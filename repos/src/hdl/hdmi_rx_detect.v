==> flow/design.v <==
`timescale 1ns / 1ps
module hdmi_rx_detect#(
parameter integer C_TDATA_WIDTH = 32,
parameter integer C_TID_WIDTH   = 1,
parameter integer C_TDEST_WIDTH = 1,
parameter integer C_TUSER_WIDTH = 1,
parameter [31:0]  C_SIGNAL_SET  = 32'hFF,
parameter integer C_S_ACLKEN_CAN_TOGGLE = 1,
parameter integer C_M_ACLKEN_CAN_TOGGLE = 1
)(
input  wire                       ACLK,
input  wire                       ARESETN,
input  wire                       s_axis_tvalid,
input  wire                       s_axis_tready,
input  wire [47:0]                s_axis_tdata,
input  wire                       s_axis_tlast,
input  wire [0:0]                 s_axis_tuser,
output reg [12:0]                 o_col_cnt,
output reg [11:0]                 o_row_cnt,
output wire [31:0]                o_frame_cnt
);
reg [12:0] col_cnt;
reg [11:0] row_cnt;
reg tlast_i;
reg tlast_ii;
wire tlast;
reg [31:0] frame_bucket;
reg [31:0] frame_cnt;
reg [31:0] count;
always @(posedge ACLK) begin
if (ARESETN == 1'b0) begin
tlast_i <= 1'b0;
tlast_ii <= 1'b0;
end else begin
tlast_i <= s_axis_tlast;
tlast_ii <= tlast_i;
end
end
assign tlast = (~tlast_ii)&tlast_i;
always @(posedge ACLK) begin
if (ARESETN == 1'b0) begin
col_cnt <= 13'h0;
end else  begin
if (tlast == 1'b1) begin
o_col_cnt <= col_cnt;
col_cnt <= 13'h0;
end else if (s_axis_tready & s_axis_tvalid== 1'b1) begin
col_cnt <= col_cnt + 1;
end
end
end
reg tuser_i;
reg tuser_ii;
wire tuser;
always @(posedge ACLK) begin
if (ARESETN == 1'b0) begin
tuser_i <= 1'b0;
tuser_ii <= 1'b0;
end else begin
tuser_i <= s_axis_tuser;
tuser_ii <= tuser_i;
end
end
assign tuser = (~tuser_ii)&tuser_i;
always @(posedge ACLK) begin
if (ARESETN == 1'b0) begin
row_cnt <= 12'h0;
end else if (tuser == 1'b1) begin
row_cnt <= 12'h0;
o_row_cnt <= row_cnt;
end else if (tlast == 1'b1) begin
row_cnt <= row_cnt + 1;
end
end
always @(posedge ACLK) begin
if (ARESETN == 1'b0) begin
frame_bucket <= 32'h0;
frame_cnt <= 32'h0;
count <= 32'h0;
end else if (tuser) begin
frame_cnt <= frame_cnt+1;
end else if (count == 300000000) begin 
frame_bucket <= frame_cnt;            
frame_cnt <= 32'h0;
count<=0;
end else begin
count <= count + 1;
end
end
assign o_frame_cnt = frame_bucket;
endmodule
==> From RTL to reports: hdmi_rx_detect <==
Tool output for the design above, in the order of the flow.
Lines are those of the file above, counted from 1.
Library cell names are shortened.
{ "inputs": {"top_module": "hdmi_rx_detect", "clk_port": "ACLK", "library": "sky130hd", "lib_corner": "tt_025C_1v80"} }

==> Elaborated design <==
Counts by Yosys on the flattened word-level netlist (proc, flatten, opt, wreduce; memories kept). Register bits leave out memories and registers merged into their read ports (data or address). Print and check cells are left out. Cells with the same type and inputs are merged into one.
{ "classes": {"eq_ne": 1, "n_reduce_logical": 6, "addsub": 4, "muxes": 3, "logic": 7} }
{ "ops": {"columns": ["cell", "count"], "rows": [
  ["2-to-1 mux 32 bit", 3],
  ["adder 32 x 1 -> 32 bit with constant B", 2],
  ["== test 32 x 29 -> 1 bit with constant B", 1],
  ["adder 13 x 1 -> 13 bit with constant B", 1],
  ["adder 12 x 1 -> 12 bit with constant B", 1],
  ["AND reduction 2 bit", 3],
  ["inverter 1 bit", 4],
  ["OR reduction 2 bit", 2],
  ["AND 1 bit", 3],
  ["nonzero test 2 bit", 1]
]} }
{ "word_totals": {"register_bits": 150, "out_inout_bits": 57, "word_cells": 32} }

==> Depth <==
Depth = most cells in a row (Yosys ltp): at word level without a register or memory, in the mapped netlist without a sequential cell, where the memories' decode and read muxes count.
{ "logic_depth": {"ltp_word": 4, "ABC_AREA": 0, "ltp_mapped": 9, "ltp_nobuf": 7} }

==> Mapped cells and area <==
Yosys stat after the flow's synthesis: flattened, memories mapped to cells. It holds for the ABC_AREA given above (unset counts as 0); a run with the other value may have another netlist.
{ "synth_totals": {"seq_area_um2": 3253.1, "mapped_area_um2": 6099.6, "stdcells": 620, "flip_flops": 150} }
{ "by_type": {"columns": ["cell_type", "count", "area_total_um2"], "rows": [
  ["dfxtp_1", 125, 2502.4],
  ["edfxtp_1", 25, 750.72],
  ["nor2_1", 108, 405.389],
  ["xor2_1", 39, 341.578],
  ["mux2i_1", 33, 330.317],
  ["nand4_1", 36, 225.216],
  ["nand3_1", 34, 170.163],
  ["and3_1", 23, 143.888],
  ["nand2_1", 32, 120.115],
  ["xnor2_1", 11, 96.342],
  ["a21oi_1", 18, 90.086],
  ["o21a_1", 11, 82.579],
  ["or3_1", 12, 75.072],
  ["clkbuf_1", 18, 67.565],
  ["ha_1", 5, 62.56],
  ["and4_1", 6, 52.55],
  ["o211ai_1", 6, 45.043],
  ["and2_1", 6, 37.536]
]} }
Not listed: further types 26, cells in them 72.

==> Timing after synthesis <==
OpenSTA on the mapped netlist: ideal clock, no wires. The path of least setup slack (recovery checks aside). Input and output delay are each 20% of the period. Register names are those of the netlist, which keeps one name where synthesis merged equal registers.
{ "synth_timing": {"path_type": "input port to flip-flop", "startpoint": "in ARESETN", "endpoint": "reg o_row_cnt[0]", "stages": 3, "setup_time_ps": 383, "arrival_time_ps": 1529, "path_delay_ps": 1434, "clock_period_ps": 2390, "required_time_ps": 2007, "n_path_buf": 1, "setup_slack_ps": 478, "launch_ps": 478, "synth_period_reached_ps": 1912} }
"path_delay_ps" = arrival - input delay + setup time.
"stages" counts driving pins, that of a launching flip-flop among them; a cell with two outputs on the path counts twice.
"synth_period_reached_ps" = period - worst setup slack (recovery checks aside). The figure is calculated, with input and output delays left at 20% of the set period.
Between the ends stands the longest chain of elaborated cells between them, by number of cells; it is not shown to be the way that was timed. Of several equally long chains one is given.
A line is the first line of the expression or statement that the cell stems from. Yosys adds cells for indexed reads and writes and turns some case tables into memories.
{ "synth_between": {"path_cell_list": "clkbuf_1 > clkinv_1 > nor2_1", "elab_chain_cells": 1, "cone_cells": 1, "lines_between": 0, "cone_classes": "reduce/logical: 1"} }
{ "synth_lines": {"columns": ["item", "line_no", "text"], "rows": [
  ["from (decl)", 12, "input  wire                       ARESETN,"],
  ["AND reduction 2 bit", null, null],
  ["to (assign)", 70, "o_row_cnt <= row_cnt;"],
  ["to (decl)", 19, "output reg [11:0]                 o_row_cnt,"]
]} }

==> Timing after layout <==
From the final timing report of entry A: the path of least setup slack in the routed layout; clock arrival at registers is part of the times.
The report prints the path's times to 10 ps; the period is as set.
{ "layout_timing": {"path_type": "flip-flop to flip-flop", "startpoint": "reg count[0]", "endpoint": "reg count[6]", "required_time_ps": 2150, "clock_period_ps": 1840, "n_path_buf": 2, "launch_ps": 420, "stages": 10, "setup_time_ps": 110, "arrival_time_ps": 2120, "setup_slack_ps": 30} }
Between the ends stands the longest chain of elaborated cells between them, by number of cells; it is not shown to be the way that was timed. Of several equally long chains one is given.
At most two assigning lines are given for a register; there are more.
{ "layout_between": {"path_cell_list": "dfxtp_2 > inv_2 > ha_4 > nor4b_4 > and4_4 > buf_4 > nand4_1 > nand2_4 > clkbuf_16 > nor2_1", "elab_chain_cells": 2, "cone_cells": 3, "lines_between": 2, "cone_classes": "add/sub: 1; eq/ne: 1; mux: 1"} }
{ "layout_lines": {"columns": ["item", "line_no", "text"], "rows": [
  ["from (decl)", 29, "reg [31:0] count;"],
  ["from (assign)", 79, "count <= 32'h0;"],
  ["from (assign)", 87, "count <= count + 1;"],
  ["adder 32 x 1 -> 32 bit", 87, null],
  ["2-to-1 mux 32 bit", 82, "end else if (count == 300000000) begin"],
  ["to (assign)", 79, null],
  ["to (assign)", 87, null],
  ["to (decl)", 29, null]
]} }

Ticket comment

2 stored runs of hdmi_rx_detect in the flow (synthesis by Yosys, layout by OpenROAD, sky130hd cells), in arbitrary order. Constraints: input delay and output delay 20% of the set period each, output load 0.01 pF.
By "achievedPeriod_ps" is meant the clock period of the run minus its worst setup slack. This is arithmetic on one report: input and output delays are still those of the set period (20% each).
"worst_setup_path_time_ps" is the time allowed to the run's worst setup path (the clock period less input and output delay, where it has them) less its slack. Clock arrival times count: a late capture clock shortens it, a late launch clock lengthens it.
By "power_total_w" is meant OpenSTA's value without simulated activity: inputs other than the clock are taken to toggle once in ten clock periods, and the tool carries that through the logic.
"worst_setup_path_time_ps" is known to 10 ps.
[
  {
    "run": "entry A",
    "settings": { "period_ns": 1.84, "SETUP_SLACK_MARGIN": 0.4, "CAP_MARGIN": 20, "CORE_MARGIN": 2, "CORE_UTILIZATION": 40, "SLEW_MARGIN": 20 },
    "results": { "worst_setup_path_time_ps": 1810, "timing.worst_path_kind": "flip-flop to flip-flop", "achievedPeriod_ps": 1812, "design_die_area_um2": 16252.4, "ws_setup_ps": 28, "ws_hold_ps": 301, "final_util_frac": 0.57, "power_total_w": 0.007279, "synthesis_area_um2": 6099.6 }
  },
  {
    "run": "entry B",
    "settings": { "period_ns": 3.12, "CORE_UTILIZATION": 49, "SETUP_SLACK_MARGIN": -0.17, "PLACE_DENSITY": 0.86, "CORE_MARGIN": 9, "CTS_CLUSTER_SIZE": 35, "MAX_ROUTING_LAYER": "met4", "CAP_MARGIN": 20, "SLEW_MARGIN": 20 },
    "results": { "worst_setup_path_time_ps": 2150, "timing.worst_path_kind": "flip-flop to flip-flop", "achievedPeriod_ps": 2146, "design_die_area_um2": 16788.4, "ws_setup_ps": 974, "ws_hold_ps": 464, "final_util_frac": 0.614, "power_total_w": 0.004035, "synthesis_area_um2": 6099.6 }
  }
]
