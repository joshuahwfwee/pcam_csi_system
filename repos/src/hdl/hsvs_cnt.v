==> flow/design.v <==
`timescale 1ns / 1ps
module hsvs_cnt(
    input clk,
    input hs,
    input vs,
    input de,
    output reg [15:0] hs_cnt,
    output reg [15:0] vs_cnt
    );
reg hs1,vs1;    
always@(posedge clk)begin
    hs1 <= hs;
    vs1 <= vs;
end
always@(posedge clk)begin
    if(hs==1 && hs1==0)
        hs_cnt <= 0;
    else if (de==1)
        hs_cnt <= hs_cnt + 1;
end
always@(posedge clk)begin
    if(vs==1 && vs1==0)
        vs_cnt <= 0;
    else if (hs==1 && hs1==0)
        vs_cnt <= vs_cnt + 1;
end
endmodule
# ---- Tool chain data of hsvs_cnt
# The steps from the RTL of hsvs_cnt to its reports follow in flow order.
# Line numbers count from 1 in the design file above.
# Operators carry their Yosys type and port widths (W data, S select, Z words).
# Cell names lack the library's common part.
# A cell with - has no value.
dict set report design {
  top_module {hsvs_cnt}
  clock_port {clk}
  lib {sky130hd}
  corner {tt_025C_1v80}
}

# ---- After elaboration
# Yosys after proc, flatten, opt, wreduce and memory -nomap, before mapping. Enables and synchronous resets that opt folds into registers are not counted as muxes. Memory bits, and registers merged into a memory's read port (data or address), are not among the register bits. Print and check cells are not counted. Equal cells are merged and count once.
dict set report bits {
  register_bits 34
  latch_bits 0
  ramBits 0
  mem_bits_ro 0
  clocked_rd_ports_x_width 0
  n_memories 0
  inputBits 4
  out_inout_bits 32
  wordCells 10
}
dict set report classes {
  add_sub_neg 2
  multipliers 0
  div_mod_pow 0
  n_cmp 0
  n_eq 0
  n_shift 0
  muxes 0
  bitwise 2
  reduce_and_logical 2
}
# cell count
set ops {}
lappend ops {{$add A16 B1 Y16 const B} 2}
lappend ops {{$logic_and A1 B1 Y1} 2}
lappend ops {{$not A1 Y1} 2}

# ---- Longest topological paths
# Longest topological path by Yosys (ltp), each cell counted once; first at word level (registers and memories cut), then after technology mapping (sequential cells cut; the memories' decode and read muxes count).
dict set report logic_depth {
  word_depth 2
  ABC_AREA 0
  mapped_depth 5
  depth_no_buf 5
}

# ---- Mapped cells and area
# The flow's flattened synthesis, as Yosys stat reports it; memories are mapped. The netlist is that of the ABC_AREA named above (0 if unset); the other value can give another one.
# The area totals of this step are shown rounded.
dict set report mapped {
  cell_count 162
  yosys_area_um2 1483
  sequential_area_um2 680.7
  ff_cells 34
  n_buf 4
}
# cell_type count area_total_um2
set types {}
lappend types {dfxtp_1 34 680.653}
lappend types {xor2_1 15 131.376}
lappend types {nor2_1 28 105.101}
lappend types {xnor2_1 9 78.826}
lappend types {nand4_1 11 68.816}
lappend types {nand2_1 10 37.536}
lappend types {nand3_1 7 35.034}
lappend types {and4_1 3 26.275}
lappend types {ha_1 2 25.024}
lappend types {nand4_2 2 25.024}
lappend types {nor3_1 5 25.024}
lappend types {nor4_1 4 25.024}
lappend types {a21oi_1 4 20.019}
lappend types {mux2i_1 2 20.019}
lappend types {nand2b_1 3 18.768}
lappend types {or3_1 3 18.768}
lappend types {and3_1 2 12.512}
lappend types {nor2b_1 2 12.512}
# Other cell types: 13; their cells: 16.

# ---- Path before layout
# Path of least setup slack by OpenSTA after synthesis, without wires, with an ideal clock, recovery checks aside; 20% of the period is set as input and as output delay. Where synthesis merged equal registers, the netlist keeps one of their names.
dict set report synth_timing {
  kind {in2reg}
  startpoint {in de}
  endpoint {reg hs_cnt[15]}
  period_ns 2.02
  in_delay_ns 0.404
  setup_ns 0.071
  launch_ns 0.404
  t_arrival_ns 1.626
  t_required_ns 1.949
  path_slack_ns 0.323
  path_delay_ns 1.293
  path_stages 5
  n_path_buf 1
  synth_period_reached_ns 1.697
}
# "path_delay_ns" is the arrival time less input delay plus setup time.
# "path_stages": output pins that drive a net of the path, with the launching flip-flop's if there is one; two outputs of one cell count as two.
# "synth_period_reached_ns" = period - worst setup slack (recovery checks aside). The figure is calculated, with input and output delays left at 20% of the set period.
dict set report synth_between {
  path_cell_list {buf_6 > nand4_2 > or4_4 > or3_1 > a21oi_1}
}
# item line
set synth_lines {}
lappend synth_lines {{start: declaration} 6} ;# input de,
lappend synth_lines {{end: assignment} 17} ;# hs_cnt <= 0;
lappend synth_lines {{end: assignment} 19} ;# hs_cnt <= hs_cnt + 1;
lappend synth_lines {{end: declaration} 7} ;# output reg [15:0] hs_cnt,
# No chain of elaborated cells between the ends is given.

# ---- Path in the finished layout
# Path of least setup slack in the final report of job 1 (OpenROAD, finished layout, wires in). Where an end is a register, its clock arrival counts in the times.
dict set report layout_timing {
  kind {in2reg}
  startpoint {in de}
  endpoint {reg hs_cnt[15]}
  period_ns 2.98
  in_delay_ns 0.60
  setup_ns 0.06
  launch_ns 0.60
  t_arrival_ns 2.25
  t_required_ns 3.20
  path_slack_ns 0.94
  path_stages 5
  n_path_buf 1
}
dict set report layout_between {
  path_cell_list {clkdlybuf4s50_1 > nand4_2 > or4_4 > or3_1 > a21oi_1}
}
# item line
set layout_lines {}
lappend layout_lines {{start: declaration} 6} ;# input de,
lappend layout_lines {{end: assignment} 17} ;# hs_cnt <= 0;
lappend layout_lines {{end: assignment} 19} ;# hs_cnt <= hs_cnt + 1;
lappend layout_lines {{end: declaration} 7} ;# output reg [15:0] hs_cnt,
# No chain of elaborated cells between the ends is given.

Wiki page: hsvs_cnt / flow data

Design hsvs_cnt on sky130hd. What follows are 2 stored runs of the flow, each under its own settings; their order means nothing. The constraints put input and output delay at 20% of the set period each and load the outputs with 0.01 pF.
"period_reached_ns" is the run's clock period less its worst setup slack. It is reckoned from that one timing run; input and output delays stay at 20% of the period that was set.
"timing.worst_path_ns" = time allowed to the worst setup path (clock period - input delay - output delay, where it has them) - its slack; a late launch clock adds to it, a late capture clock takes from it.
By "power.total_uw" is meant OpenSTA's value without simulated activity: inputs other than the clock are taken to toggle once in ten clock periods, and the tool carries that through the logic.
The measured numbers are rounded.

[flow] job 1: files
==> flow/run.sh <==
#!/bin/bash
# the make line also repeats the synthesis and layout settings of config.mk as NAME=value (left out here)
make -C /OpenROAD-flow-scripts/flow DESIGN_CONFIG=/design/flow/config.mk WORK_HOME=/design/flow/orfs CLKGATE_MAP_FILE= finish
==> flow/config.mk <==
export PLATFORM = sky130hd
export DESIGN_NAME = hsvs_cnt
export DESIGN_NICKNAME = hsvs_cnt
export VERILOG_FILES = /design/flow/design.v
export SDC_FILE = /design/flow/constraint.sdc
export NUM_CORES = 4
export LEC_CHECK = 0
export ABC_AREA = 0
export CAP_MARGIN = 20
export CORE_MARGIN = 2
export CORE_UTILIZATION = 24
export CTS_CLUSTER_SIZE = 66
export SLEW_MARGIN = 20
==> flow/constraint.sdc <==
create_clock -name core_clock -period 2.98 [get_ports {clk}]
set_input_delay 0.5960 -clock core_clock [delete_from_list [all_inputs] [get_ports {clk}]]
set_output_delay 0.5960 -clock core_clock [all_outputs]
set_load 0.01 [all_outputs]

[flow] job 1: metrics
[metrics] setup_worst_slack_ns = 0.941
[metrics] period_reached_ns = 2.039
[metrics] yosys.chip_area_um2 = 1483
[metrics] ws_hold_ns = 0.506
[metrics] layout_utilization_frac = 0.336
[metrics] timing.worst_path_ns = 1.44
[metrics] worstPathKind = in2reg
[metrics] total_die_area_um2 = 6823
[metrics] tns_setup_ns = 0.000
[metrics] power.total_uw = 980
[metrics] layout_stdcell_area_um2 = 2003

[flow] job 2: files
==> flow/run.sh <==
#!/bin/bash
# the make line also repeats the synthesis and layout settings of config.mk as NAME=value (left out here)
make -C /OpenROAD-flow-scripts/flow DESIGN_CONFIG=/design/flow/config.mk WORK_HOME=/design/flow/orfs CLKGATE_MAP_FILE= finish
==> flow/config.mk <==
export PLATFORM = sky130hd
export DESIGN_NAME = hsvs_cnt
export DESIGN_NICKNAME = hsvs_cnt
export VERILOG_FILES = /design/flow/design.v
export SDC_FILE = /design/flow/constraint.sdc
export NUM_CORES = 4
export LEC_CHECK = 0
export CAP_MARGIN = 5
export CELL_PAD_IN_SITES_DETAIL_PLACEMENT = 1
export CELL_PAD_IN_SITES_GLOBAL_PLACEMENT = 3
export CORE_MARGIN = 2
export CORE_UTILIZATION = 64
export GPL_ROUTABILITY_DRIVEN = 0
export MIN_ROUTING_LAYER = met1
export PLACE_DENSITY_LB_ADDON = 0.15
export SETUP_SLACK_MARGIN = 0.03
export SLEW_MARGIN = 20
==> flow/constraint.sdc <==
create_clock -name core_clock -period 1.83 [get_ports {clk}]
set_input_delay 0.3660 -clock core_clock [delete_from_list [all_inputs] [get_ports {clk}]]
set_output_delay 0.3660 -clock core_clock [all_outputs]
set_load 0.01 [all_outputs]

[flow] job 2: no results, placement failed with FLW-0024
