==> flow/design.v <==
`timescale 1ns / 1ps
module video_count(
    input clk,
    input rstn,
    input video_tuser,
    input video_valid,
    input video_ready,
    input video_last,
    input m_axis_video_last,
    input m_axis_video_valid,
    input m_axis_video_ready,
    input m_axis_video_user,
    output reg [23:0] axi_video_cnt,
    output reg [23:0] video_cnt,
    output reg [23:0] frame_cnt,
    output reg [23:0] video_line_cnt,
    output reg [23:0] axi_video_line_cnt
    );
wire [15:0] FrameNumber,LineNumber,WordCount;
wire framestart;
reg [15:0] FrameNumber1,LineNumber1,WordCount1;
reg framestart1,user1,axi_user1,video_last1,m_axis_video_last1;
assign framestart = video_tuser;
always@(posedge clk or negedge rstn)begin 
    if(~rstn)begin
        framestart1  <= 0;
        user1 <= 0;
        axi_user1 <= 0;
        video_last1 <= 0;
        m_axis_video_last1 <= 0;
    end else begin
        framestart1  <= framestart;    
        user1 <= video_tuser;
        axi_user1 <= m_axis_video_user;
        video_last1 <= video_last;
        m_axis_video_last1 <= m_axis_video_last;
    end
end
always@(posedge clk or negedge rstn)begin    
    if(~rstn)
        axi_video_cnt <= 0;
    else begin
        if(m_axis_video_last==1)
            axi_video_cnt <= 0;
        else begin
            if(m_axis_video_valid==1 && m_axis_video_ready==1)
                axi_video_cnt <= axi_video_cnt + 1;
        end
    end
end    
always@(posedge clk or negedge rstn)begin    
    if(~rstn)
        video_cnt <= 0;
    else begin
        if(video_last==1)
            video_cnt <= 0;
        else begin
            if(video_valid==1 && video_ready==1)
                video_cnt <= video_cnt + 1;
        end
    end
end   
always@(posedge clk or negedge rstn)begin    
    if(~rstn)
        frame_cnt <= 0;
    else begin
        if(framestart1==0 && framestart==1)
            frame_cnt <= 0;
        else if(video_valid)
            frame_cnt <= frame_cnt + 1;
    end
end
always@(posedge clk or negedge rstn)begin    
    if(~rstn)
        video_line_cnt <= 0;
    else begin
        if(user1==0 && video_tuser==1)
            video_line_cnt <= 0;
        else if(video_last == 1 && video_last1 == 0)
            video_line_cnt <= video_line_cnt + 1;
    end
end
always@(posedge clk or negedge rstn)begin    
    if(~rstn)
        axi_video_line_cnt <= 0;
    else begin
        if(axi_user1==0 && m_axis_video_user==1)
            axi_video_line_cnt <= 0;
        else if(m_axis_video_last == 1 && m_axis_video_last1 == 0)
            axi_video_line_cnt <= axi_video_line_cnt + 1;
    end
end
endmodule
* Tool chain data of video_count *
The steps from the RTL of video_count to its reports follow in flow order.
Lines are those of the file above, counted from 1.
The mark - stands for no value.

inputs
  top module = video_count
  clock port = clk
  standard-cell library = sky130hd
  timing corner = tt_025C_1v80

* Elaborated design *
Source: Yosys, flattened and elaborated, memories not mapped. Widths are those after wreduce. Registers that Yosys merges into a memory's read port (data or address) are not register bits. Print and check cells do not count. Equal cells are merged and count once.

storage and ports
  output and inout bits = 120
  input port bits = 10
  register bits = 124

cells by class
  bitwise logic cells = 4
  add/sub/neg operators = 5
  reductions and logical operators = 11
  muxes and demuxes = 10

operators by type and width
  operator                                        number
  two-way mux 24 bit                              10
  adder 24 x 1 -> 24 bit (second input constant)  5
  nonzero test 2 bit                              5
  logical AND 1 bit                               6
  inverter 1 bit                                  4

* Longest topological paths *
Yosys ltp: most cells in a row. Word level: on the elaborated netlist, between registers, memories and ports. Mapped: between sequential cells and ports; inverters and the memories' decode and read muxes count.

logic depth
  depth in word-level cells = 4
  ABC_AREA = 0
  depth in mapped cells = 7

* Netlist *
The flow's flattened synthesis, as Yosys stat reports it; memories are mapped. The netlist is that of the ABC_AREA named above (0 if unset); the other value can give another one.

synthesis totals
  flip-flop cells = 124
  standard cells after synthesis = 658
  mapped area = 6313.6 um2

cells by type
  cell type                  number  area in all (um2)
  sky130_fd_sc_hd__dfrtp_1   124     3.1E+03
  sky130_fd_sc_hd__a21oi_1   70      350.336
  sky130_fd_sc_hd__or4_1     41      307.795
  sky130_fd_sc_hd__o31ai_1   39      292.781
  sky130_fd_sc_hd__nand4_1   33      206.448
  sky130_fd_sc_hd__xor2_1    22      192.685
  sky130_fd_sc_hd__nand2_1   51      191.434
  sky130_fd_sc_hd__nor2_1    47      176.419
  sky130_fd_sc_hd__nand3_1   33      165.158
  sky130_fd_sc_hd__xnor2_1   18      157.651
  sky130_fd_sc_hd__or3_1     23      143.888
  sky130_fd_sc_hd__o21ai_0   28      140.134
  sky130_fd_sc_hd__and4_1    14      122.618
  sky130_fd_sc_hd__clkbuf_1  24      90.086
  sky130_fd_sc_hd__and3_1    12      75.072
  sky130_fd_sc_hd__ha_1      5       62.56
  sky130_fd_sc_hd__nor4_1    8       50.048
  sky130_fd_sc_hd__inv_1     11      41.29

Other cell types: 25; their cells: 55.

* Timing after synthesis *
OpenSTA on the mapped netlist: ideal clock, no wires. The path of least setup slack (recovery checks aside). Input and output delay are each 20% of the period. Register names are those of the netlist, which keeps one name where synthesis merged equal registers.

timing after synthesis
  kind = register -> register
  start = register frame_cnt[0]
  end = register frame_cnt[22]
  setup time = 0.066 ns
  arrival = 2.004 ns
  time at the first pin = 0.000 ns
  delay of the path = 2.070 ns
  clock period = 2.07 ns
  stages on the path = 7
  setup slack = 0.000 ns
  synthesis period reached = 2.07 ns

"delay of the path" = arrival - input delay + setup time.
"stages on the path" counts driving pins, that of a launching flip-flop among them; a cell with two outputs on the path counts twice.
"synthesis period reached" = period - worst setup slack (recovery checks aside). The figure is calculated, with input and output delays left at 20% of the set period.
Between the ends stands the longest chain of elaborated cells between them, by number of cells; it is not shown to be the way that was timed. Of several equally long chains one is given.
Each line given opens the expression or statement behind the cell; cells for indexed reads and writes are added by Yosys, which also makes memories of some case tables.
A register here has more assigning lines than the two given.

between the ends, after synthesis
  cell sequence = sky130_fd_sc_hd__dfrtp_1 sky130_fd_sc_hd__ha_1 sky130_fd_sc_hd__nand4_1 sky130_fd_sc_hd__or4_1 sky130_fd_sc_hd__clkbuf_1 sky130_fd_sc_hd__or4_1 sky130_fd_sc_hd__nand2_1
  length of the longest elaborated chain = 3
  elaborated cells on any way between the ends = 3
  RTL lines with such cells = 3
  classes of those cells = add/sub (1); mux (2)

RTL lines, path after synthesis
  item                    line  RTL
  start, declared         15    output reg [23:0] frame_cnt,
  start, assigned         65    frame_cnt <= 0;
  start, assigned         70    frame_cnt <= frame_cnt + 1;
  adder 24 x 1 -> 24 bit  70
  two-way mux 24 bit      69    else if(video_valid)
  two-way mux 24 bit      67    if(framestart1==0 && framestart==1)
  end, assigned           68    frame_cnt <= 0;
  end, assigned           70
  end, declared           15

* Worst path after layout *
From the final timing report of flow run 1: the path of least setup slack in the routed layout; clock arrival at registers is part of the times.

timing post-layout
  kind = register -> register
  start = register axi_video_cnt[5]
  end = register axi_video_cnt[23]
  setup slack = 0.40 ns
  setup time = 0.08 ns
  stages on the path = 5
  arrival = 2.60 ns
  time at the first pin = 0.40 ns
  clock period = 2.68 ns

Between the ends stands the longest chain of elaborated cells between them, by number of cells; it is not shown to be the way that was timed. Of several equally long chains one is given.
A register here has more assigning lines than the two given.

between the ends, post-layout
  cell sequence = sky130_fd_sc_hd__dfrtp_1 sky130_fd_sc_hd__nand4_4 sky130_fd_sc_hd__or4_1 sky130_fd_sc_hd__or4_1 sky130_fd_sc_hd__a21oi_1
  length of the longest elaborated chain = 3
  elaborated cells on any way between the ends = 3
  RTL lines with such cells = 3
  classes of those cells = add/sub (1); mux (2)

RTL lines, path post-layout
  item                    line  RTL
  start, declared         13    output reg [23:0] axi_video_cnt,
  start, assigned         41    axi_video_cnt <= 0;
  start, assigned         47    axi_video_cnt <= axi_video_cnt + 1;
  adder 24 x 1 -> 24 bit  47
  two-way mux 24 bit      46    if(m_axis_video_valid==1 && m_axis_video_ready==1)
  two-way mux 24 bit      43    if(m_axis_video_last==1)
  end, assigned           44    axi_video_cnt <= 0;
  end, assigned           47
  end, declared           13

Below are 2 stored runs of the flow (Yosys, OpenROAD; platform sky130hd) on video_count, each with its settings and what was measured, unordered. Constraints: input delay and output delay 20% of the set period each, output load 0.01 pF.
"achieved clock period (ns)": clock period set for the run, less the worst setup slack. It is reckoned from that one timing run; input and output delays stay at 20% of the period that was set.

settings of flow run 1
{
  "period_ns": 2.68,
  "CORE_UTILIZATION": 43,
  "SETUP_SLACK_MARGIN": -0.23,
  "PLACE_DENSITY": 0.83,
  "CELL_PAD_IN_SITES_GLOBAL_PLACEMENT": 1,
  "CTS_CLUSTER_SIZE": 69,
  "CTS_CLUSTER_DIAMETER": 368,
  "MIN_ROUTING_LAYER": "met1",
  "MAX_ROUTING_LAYER": "met4",
  "CAP_MARGIN": 20,
  "CORE_MARGIN": 2,
  "SLEW_MARGIN": 20
}
report of flow run 1
yosys chip area after synthesis (um^2): 6313.6
finish__design__die__area: 15667.5
finish__design__instance__utilization: 0.5809
finish__timing__setup__ws: 0.401
achieved clock period (ns): 2.279

settings of flow run 2
{
  "period_ns": 1.76,
  "CORE_UTILIZATION": 32,
  "PLACE_DENSITY": 0.5,
  "HOLD_SLACK_MARGIN": -0.04,
  "CORE_MARGIN": 8,
  "CELL_PAD_IN_SITES_DETAIL_PLACEMENT": 0,
  "ABC_AREA": 0,
  "GPL_TIMING_DRIVEN": 0,
  "CTS_CLUSTER_DIAMETER": 293,
  "MIN_ROUTING_LAYER": "met1",
  "CAP_MARGIN": 20,
  "SLEW_MARGIN": 20
}
report of flow run 2
yosys chip area after synthesis (um^2): 6313.6
finish__design__die__area: 24481.3
finish__design__instance__utilization: 0.5207
finish__timing__setup__ws: -0.085
achieved clock period (ns): 1.845
